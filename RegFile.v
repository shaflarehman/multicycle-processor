==> flow/design.v <==
`timescale 1ns / 1ps
module RegFile( input regdst,input [4:0] rs, input [4:0] rt, input [31:0] write_data, 
input [31:0] memory_data , input MemtoReg , input RegWrite,
input [4:0] rd, output reg [31:0] read_data1  , output [31:0] read_data3, 
output reg [31:0] read_data2 , input clk);
parameter N=32;
parameter DEPTH=32;
reg [4:0] destination_register;
reg [N-1:0] regmemory [DEPTH-1:0]; 
	initial begin
		regmemory [0] = 32'h23456341;  
		regmemory [1] = 32'h20006341;
		regmemory [2] = 32'h00114560;
		regmemory [3] = 32'h23670000;
		regmemory [4] = 32'h00000001;
		regmemory [5] = 32'h20089701;
		regmemory [6] = 32'h20012301;
		regmemory [7] = 32'h29840001;
		regmemory [8] = 32'h00000001;
		regmemory [9] = 32'h00000001;
		regmemory [10] = 32'h00000001;
		end
		always@(*)
		begin
	  read_data1= regmemory[rs];
    read_data2= regmemory[rt];	
	 end 
always @(*)
begin
    case(regdst)
        1'b1: destination_register<=rd;
		   1'b0: destination_register<=rt;
    endcase
end
always @(posedge clk)
begin
    case(RegWrite)
        1'b1: begin
		  case(MemtoReg)
		  1'b1: begin 
		  regmemory[destination_register]=memory_data;	
		  end
		  1'b0:
		  begin
		  regmemory[destination_register]=write_data;
		  end
		  endcase	
end
endcase
end		
assign read_data3= regmemory[destination_register];	
endmodule
# Reports on RegFile
# Tool output for the design above, in the order of the flow.
# Lines are those of the file above, counted from 1.
# Library cell names are shortened.
# A cell with - has no value.
# inputs
top	RegFile
clk_port	clk
cell_library	sky130hd
lib_corner	tt_025C_1v80

# Word-level counts
# Counts by Yosys on the flattened word-level netlist (proc, flatten, opt, wreduce; memories kept). Register bits leave out memories and registers merged into their read ports (data or address); mux counts leave out enables and synchronous resets folded into registers. Print and check cells are left out. Cells with the same type and inputs are merged into one.
# Yosys's memory passes give these memory sizes; they may raise the number of words (mostly to a power of two), join words into wider ones and drop unused or constant bits.
# word_totals
reg_bits	0
ram_bits	1024
mem_count	1
inputBits	83
output_inout_bits	96
word_cells	14
# memory_table
memory	words	width	rd	write_ports	line	text
regmemory	32	32	3	1	9	reg [N-1:0] regmemory [DEPTH-1:0];
# op_classes
mux	10
n_logic	3
# ops
operator	n
2-to-1 mux 32 bit	5
case mux 5 bit (select 2 bit)	1
case mux 1 bit (select 2 bit)	2
NOT 1 bit	2
2-to-1 mux 1 bit	2
OR 1 bit	1

# Depth
# Depth = most cells in a row (Yosys ltp): at word level without a register or memory, in the mapped netlist without a sequential cell, where the memories' decode and read muxes count.
# depth
word_depth	4
abc_area	0
ltp_mapped	10
ltp_nobuf	5

# Mapped cells and area
# Source: synth_stat.txt of the flow (Yosys; design flattened, memories mapped). It holds for the ABC_AREA given above (unset counts as 0); a run with the other value may have another netlist.
# types
cell_type	n	type_area_um2
edfxtp_1	1024	3.07E+04
mux4_2	576	1.3E+04
mux2i_1	394	3.94E+03
a22oi_1	192	1.44E+03
a21oi_1	184	920.883
nand2_1	241	904.618
o22ai_1	118	738.208
or4_1	96	720.691
clkbuf_1	177	664.387
o21a_1	64	480.461
mux2_2	32	360.346
buf_2	58	290.278
buf_1	46	172.666
nor2_1	40	150.144
buf_6	11	123.869
o32ai_1	14	122.618
buf_4	8	60.058
nor4bb_1	5	50.048
# Other cell types: 16; their cells: 46.
# mapped
mapped_cells	3326
area_um2	55172.9
sequential_area_um2	30749.5
ff_cells	1024
buf_cells	300

# Timing after synthesis
# OpenSTA on the mapped netlist: ideal clock, no wires. The path of least setup slack (recovery checks aside). Input and output delay are each 20% of the period. Register names are those of the netlist, which keeps one name where synthesis merged equal registers.
# synth_timing
path_kind	input to register
startpoint	in regdst
endpoint	mem regmemory[10][0]
period_ps	4420
input_delay_ps	884
t_first_pin_ps	884
arrival_time_ps	3698
setup_slack_ps	300
delay_ps	3235
stages	7
path_buffers	4
period_less_setup_slack_ps	4120
# "delay_ps" = arrival - input delay + setup time.
# "stages": output pins that drive a net of the path, with the launching flip-flop's if there is one; two outputs of one cell count as two.
# "period_less_setup_slack_ps" = period - worst setup slack (recovery checks aside). The figure is calculated, with input and output delays left at 20% of the set period.
# The rows between start and end are the longest chain of elaborated cells between them; the timing report does not say that the signal goes this way. Where chains are equally long, one stands for them.
# A line is the first line of the expression or statement that the cell stems from. Yosys adds cells for indexed reads and writes and turns some case tables into memories.
# synth_via
path_cell_list	buf_4 -> buf_4 -> mux2i_1 -> clkbuf_1 -> clkbuf_1 -> nand3_1 -> nor2_1
elab_chain_cells	2
# synth_rtl
element	line	text
start: declaration	2	module RegFile( input regdst,input [4:0] rs, input [4:0] rt, input [31:0] write_data,
NOT 1 bit	30	case(regdst)
case mux 5 bit (select 2 bit)	30
end: declaration	9	reg [N-1:0] regmemory [DEPTH-1:0];

# Worst path after layout
# Path of least setup slack in the final report of record 2 (OpenROAD, finished layout, wires in). Where an end is a register, its clock arrival counts in the times.
# The report prints the path's times to 10 ps; the period is as set.
# layout_timing
path_kind	input to output
startpoint	in regdst
endpoint	out read_data3[10]
period_ps	3410
input_delay_ps	680
t_first_pin_ps	680
arrival_time_ps	3330
setup_slack_ps	-600
stages	13
path_buffers	8
# The rows between start and end are the longest chain of elaborated cells between them; the timing report does not say that the signal goes this way. Where chains are equally long, one stands for them.
# The chain passes a memory read, where the word-level depth is cut; so it can be longer than that depth.
# layout_via
path_cell_list	buf_12 -> buf_12 -> buf_8 -> and4b_2 -> o21ai_4 -> buf_6 -> buf_12 -> buf_12 -> buf_4 -> o22ai_2 -> or4_4 -> or4_4 -> buf_6
elab_chain_cells	3
# layout_rtl
element	line	text
start: declaration	2	module RegFile( input regdst,input [4:0] rs, input [4:0] rt, input [31:0] write_data,
NOT 1 bit	30	case(regdst)
case mux 5 bit (select 2 bit)	30
memory (32 x 32 bit)	9	reg [N-1:0] regmemory [DEPTH-1:0];
end: declaration	4	input [4:0] rd, output reg [31:0] read_data1  , output [31:0] read_data3,

Ticket comment

Below are 2 stored runs of the flow (Yosys, OpenROAD; platform sky130hd) on RegFile, each with its settings and what was measured, unordered. Constraints: input delay and output delay 20% of the set period each, output load 0.01 pF.
"clock_period_reached_ps" means the clock period less the worst setup slack. The figure is calculated, with input and output delays left at 20% of the set period.
"critical_path_time_ps": the worst setup path's part of the clock period (all of it between registers, 20% less for each end at a port) less its slack. A launch clock that arrives late makes it longer, a capture clock that arrives late makes it shorter.
"fin_power_uw" is the tool's figure for a default switching activity; nothing was simulated.
"critical_path_time_ps" is given in steps of 10 ps.

Record 1, flow files:
==> flow/run.sh <==
#!/bin/bash
# the make line also repeats the synthesis and layout settings of config.mk as NAME=value (left out here)
make -C /OpenROAD-flow-scripts/flow DESIGN_CONFIG=/design/flow/config.mk WORK_HOME=/design/flow/orfs CLKGATE_MAP_FILE= finish
==> flow/config.mk <==
export PLATFORM = sky130hd
export DESIGN_NAME = RegFile
export DESIGN_NICKNAME = RegFile
export VERILOG_FILES = /design/flow/design.v
export SDC_FILE = /design/flow/constraint.sdc
export NUM_CORES = 4
export LEC_CHECK = 0
export CAP_MARGIN = 20
export CELL_PAD_IN_SITES_DETAIL_PLACEMENT = 1
export CORE_MARGIN = 5
export CORE_UTILIZATION = 20
export CTS_CLUSTER_DIAMETER = 378
export MIN_ROUTING_LAYER = met2
export PLACE_DENSITY = 0.83
export SETUP_SLACK_MARGIN = 0.95
export SLEW_MARGIN = 20
==> flow/constraint.sdc <==
create_clock -name core_clock -period 3.48 [get_ports {clk}]
set_input_delay 0.6960 -clock core_clock [delete_from_list [all_inputs] [get_ports {clk}]]
set_output_delay 0.6960 -clock core_clock [all_outputs]
set_load 0.01 [all_outputs]

Record 1: not finished: routing ended with error GRT-0232

Record 2, flow files:
==> flow/run.sh <==
#!/bin/bash
# the make line also repeats the synthesis and layout settings of config.mk as NAME=value (left out here)
make -C /OpenROAD-flow-scripts/flow DESIGN_CONFIG=/design/flow/config.mk WORK_HOME=/design/flow/orfs CLKGATE_MAP_FILE= finish
==> flow/config.mk <==
export PLATFORM = sky130hd
export DESIGN_NAME = RegFile
export DESIGN_NICKNAME = RegFile
export VERILOG_FILES = /design/flow/design.v
export SDC_FILE = /design/flow/constraint.sdc
export NUM_CORES = 4
export LEC_CHECK = 0
export ABC_AREA = 0
export CAP_MARGIN = 40
export CELL_PAD_IN_SITES_GLOBAL_PLACEMENT = 3
export CORE_ASPECT_RATIO = 1.18
export CORE_MARGIN = 3
export CORE_UTILIZATION = 29
export CTS_CLUSTER_DIAMETER = 329
export CTS_CLUSTER_SIZE = 92
export GPL_ROUTABILITY_DRIVEN = 1
export MAX_ROUTING_LAYER = met5
export SLEW_MARGIN = 20
==> flow/constraint.sdc <==
create_clock -name core_clock -period 3.41 [get_ports {clk}]
set_input_delay 0.6820 -clock core_clock [delete_from_list [all_inputs] [get_ports {clk}]]
set_output_delay 0.6820 -clock core_clock [all_outputs]
set_load 0.01 [all_outputs]

==> results of record 2, as CSV <==
result,value
synthArea_um2,55172.9
final_die_area_um2,195539.0
finish.stdcell_area_um2,72687.2
post_route_util_frac,0.385
worst_setup_slack_ps,-597
total_negative_slack_ps,-22729
ws_hold_ps,960
fin_power_uw,24826
clock_period_reached_ps,4007
critical_path_time_ps,2640
critical_path_type,"input to output"
