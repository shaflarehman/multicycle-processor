==> flow/design.v <==
module PC (
    input [31:0] sign_extend_jump,
    input branch,
    input zero,    input [1:0] pc_src,
    input PC_en,
    input IorD,
    input [31:0] alu_result,
    input [31:0] alu_out,
    input [15:0] immediate,
    input clk,
    input rst,
    output reg [31:0] pc_out = 32'b0,
    output reg [31:0] adr
);
    always @(posedge clk) begin
        if (rst) begin
            pc_out <= 32'b00000000;  
        end 
		  else if (PC_en)
		  begin
            case (pc_src)
                2'b00: pc_out <= alu_result;
                2'b01: pc_out <= alu_out;
                2'b10: pc_out <= sign_extend_jump;
            endcase
        end
    end
    always @(*) begin
        case(IorD)
            1'b0: adr <= pc_out;
            1'b1: adr <= alu_out;
        endcase
    end
endmodule
From RTL to reports: PC
What the tools print for PC, step after step.
Lines are those of the file above, counted from 1.
Operators: Yosys type, input widths -> output width; for muxes data width and select width s.
Library cell names are shortened.
{"block": "setup", "design": "PC", "clock_port": "clk", "lib": "sky130hd", "corner": "tt_025C_1v80"}

Word-level counts
Counts by Yosys on the flattened word-level netlist (proc, flatten, opt, wreduce; memories kept). Register bits leave out memories and registers merged into their read ports (data or address). Print and check cells are left out. Cells with the same type and inputs are merged into one.
{"block": "word_totals", "reg_bits": 32, "elab_cells": 9}
{"block": "classes", "n_eq": 2, "n_mux": 2, "bitwise": 1, "reduce_and_logical": 3}
{"block": "ops", "op": "$pmux 32 s3", "n": 1}
{"block": "ops", "op": "$pmux 32 s2", "n": 1}
{"block": "ops", "op": "$reduce_bool 3->1", "n": 1}
{"block": "ops", "op": "$eq 2x1->1 const B", "n": 1}
{"block": "ops", "op": "$eq 2x2->1 const B", "n": 1}
{"block": "ops", "op": "$logic_not 2->1", "n": 1}
{"block": "ops", "op": "$reduce_and 2->1", "n": 1}
{"block": "ops", "op": "$not 1->1", "n": 1}

Longest topological paths
Depth = most cells in a row (Yosys ltp): at word level without a register or memory, in the mapped netlist without a sequential cell, where the memories' decode and read muxes count.
{"block": "depth", "word_depth": 3, "ABC_AREA": 0, "mapped_depth": 7, "mapped_depth_nobuf": 5}

Netlist
Source: synth_stat.txt of the flow (Yosys; design flattened, memories mapped). It holds for the ABC_AREA given above (unset counts as 0); a run with the other value may have another netlist.
{"block": "types", "type": "dfxtp_1", "n": 32}
{"block": "types", "type": "mux2_1", "n": 30}
{"block": "types", "type": "a221o_1", "n": 32}
{"block": "types", "type": "nand3_2", "n": 30}
{"block": "types", "type": "a21oi_2", "n": 30}
{"block": "types", "type": "nand2b_1", "n": 29}
{"block": "types", "type": "buf_6", "n": 14}
{"block": "types", "type": "nand2_1", "n": 32}
{"block": "types", "type": "buf_4", "n": 5}
{"block": "types", "type": "ha_1", "n": 3}
{"block": "types", "type": "or2b_1", "n": 4}
{"block": "types", "type": "buf_2", "n": 5}
{"block": "types", "type": "mux2_2", "n": 2}
{"block": "types", "type": "clkbuf_1", "n": 3}
{"block": "types", "type": "a21oi_1", "n": 2}
{"block": "types", "type": "nand3_1", "n": 2}
{"block": "types", "type": "inv_1", "n": 2}
{"block": "types", "type": "nor2b_1", "n": 1}
{"block": "synth_totals", "stdcells": 258, "mapped_area_mm2": 0.0025187, "sequential_area_mm2": 0.0006406, "flip_flops": 32, "buffers": 27}

Worst setup path after synthesis
Source: OpenSTA report_checks on the synthesized netlist (no wires, ideal clock, input and output delay 20% of the period each), path of least setup slack; recovery checks are left aside. Register names are those of the netlist, which keeps one name where synthesis merged equal registers.
{"block": "synth_path", "kind": "input to register", "from": "in pc_src[0]", "to": "reg pc_out[12]", "clock_period_ns": 1.59, "in_delay_ns": 0.318, "setup_ns": 0.143, "launch_ns": 0.318, "t_arrival_ns": 1.271, "required_ns": 1.447, "path_slack_ns": 0.176, "path_delay_ns": 1.096, "stages": 7, "period_less_setup_slack_ns": 1.414}
"path_delay_ns" = arrival - input delay + setup time.
"stages": output pins that drive a net of the path, with the launching flip-flop's if there is one; two outputs of one cell count as two.
"period_less_setup_slack_ns" = period - worst setup slack (recovery checks aside). The figure is calculated, with input and output delays left at 20% of the set period.
The rows between start and end are the longest chain of elaborated cells between them; the timing report does not say that the signal goes this way. Where chains are equally long, one stands for them.
A line is the first line of the expression or statement that the cell stems from. Yosys adds cells for indexed reads and writes and turns some case tables into memories.
At most two assigning lines are given for a register; there are more.
{"block": "synth_between", "cell_sequence": "inv_1 -> ha_1 -> buf_6 -> buf_6 -> a221o_1 -> nand3_2 -> a21oi_2", "elab_chain_cells": 3, "cone_cells": 6, "lines_between": 1, "classes_between": "eq/ne: 2; mux: 1; reduce/logical: 3"}
{"block": "synth_lines", "item": "start, declared", "line_no": 4, "source": "input zero,    input [1:0] pc_src,"}
{"block": "synth_lines", "item": "$eq 2x2->1", "line_no": 21, "source": "case (pc_src)"}
{"block": "synth_lines", "item": "$reduce_bool 3->1"}
{"block": "synth_lines", "item": "$reduce_and 2->1"}
{"block": "synth_lines", "item": "end, assigned", "line_no": 22, "source": "2'b00: pc_out <= alu_result;"}
{"block": "synth_lines", "item": "end, assigned", "line_no": 23, "source": "2'b01: pc_out <= alu_out;"}
{"block": "synth_lines", "item": "end, declared", "line_no": 12, "source": "output reg [31:0] pc_out = 32'b0,"}

Wiki page: PC / flow data

Record of 2 stored runs of the RTL-to-layout flow on PC, platform sky130hd. The runs are unordered. Constraints: input delay and output delay 20% of the set period each, output load 0.01 pF.

Entry A
==> flow/run.sh <==
#!/bin/bash
# the make line also repeats the synthesis and layout settings of config.mk as NAME=value (left out here)
make -C /OpenROAD-flow-scripts/flow DESIGN_CONFIG=/design/flow/config.mk WORK_HOME=/design/flow/orfs CLKGATE_MAP_FILE= finish
==> flow/config.mk <==
export PLATFORM = sky130hd
export DESIGN_NAME = PC
export DESIGN_NICKNAME = PC
export VERILOG_FILES = /design/flow/design.v
export SDC_FILE = /design/flow/constraint.sdc
export NUM_CORES = 4
export LEC_CHECK = 0
export ABC_AREA = 0
export CAP_MARGIN = 30
export CORE_MARGIN = 2
export CORE_UTILIZATION = 66
export CTS_CLUSTER_SIZE = 10
export MAX_ROUTING_LAYER = met4
export PLACE_DENSITY_LB_ADDON = 0.15
export SLEW_MARGIN = 25
export TNS_END_PERCENT = 70
==> flow/constraint.sdc <==
create_clock -name core_clock -period 1.31 [get_ports {clk}]
set_input_delay 0.2620 -clock core_clock [delete_from_list [all_inputs] [get_ports {clk}]]
set_output_delay 0.2620 -clock core_clock [all_outputs]
set_load 0.01 [all_outputs]

==> results of entry A, as JSON <==
{
  "outcome": "stopped before the end: placement reported FLW-0024"
}

Entry B
==> flow/run.sh <==
#!/bin/bash
# the make line also repeats the synthesis and layout settings of config.mk as NAME=value (left out here)
make -C /OpenROAD-flow-scripts/flow DESIGN_CONFIG=/design/flow/config.mk WORK_HOME=/design/flow/orfs CLKGATE_MAP_FILE= finish
==> flow/config.mk <==
export PLATFORM = sky130hd
export DESIGN_NAME = PC
export DESIGN_NICKNAME = PC
export VERILOG_FILES = /design/flow/design.v
export SDC_FILE = /design/flow/constraint.sdc
export NUM_CORES = 4
export LEC_CHECK = 0
export ABC_AREA = 0
export CAP_MARGIN = 40
export CORE_ASPECT_RATIO = 0.52
export CORE_MARGIN = 2
export CORE_UTILIZATION = 57
export GPL_ROUTABILITY_DRIVEN = 0
export HOLD_SLACK_MARGIN = 0.1
export PLACE_DENSITY = 0.85
export SETUP_SLACK_MARGIN = 0.05
export SLEW_MARGIN = 20
==> flow/constraint.sdc <==
create_clock -name core_clock -period 0.822 [get_ports {clk}]
set_input_delay 0.1644 -clock core_clock [delete_from_list [all_inputs] [get_ports {clk}]]
set_output_delay 0.1644 -clock core_clock [all_outputs]
set_load 0.01 [all_outputs]

==> results of entry B, as JSON <==
{
  "outcome": "stopped before the end: placement reported GPL-0301"
}
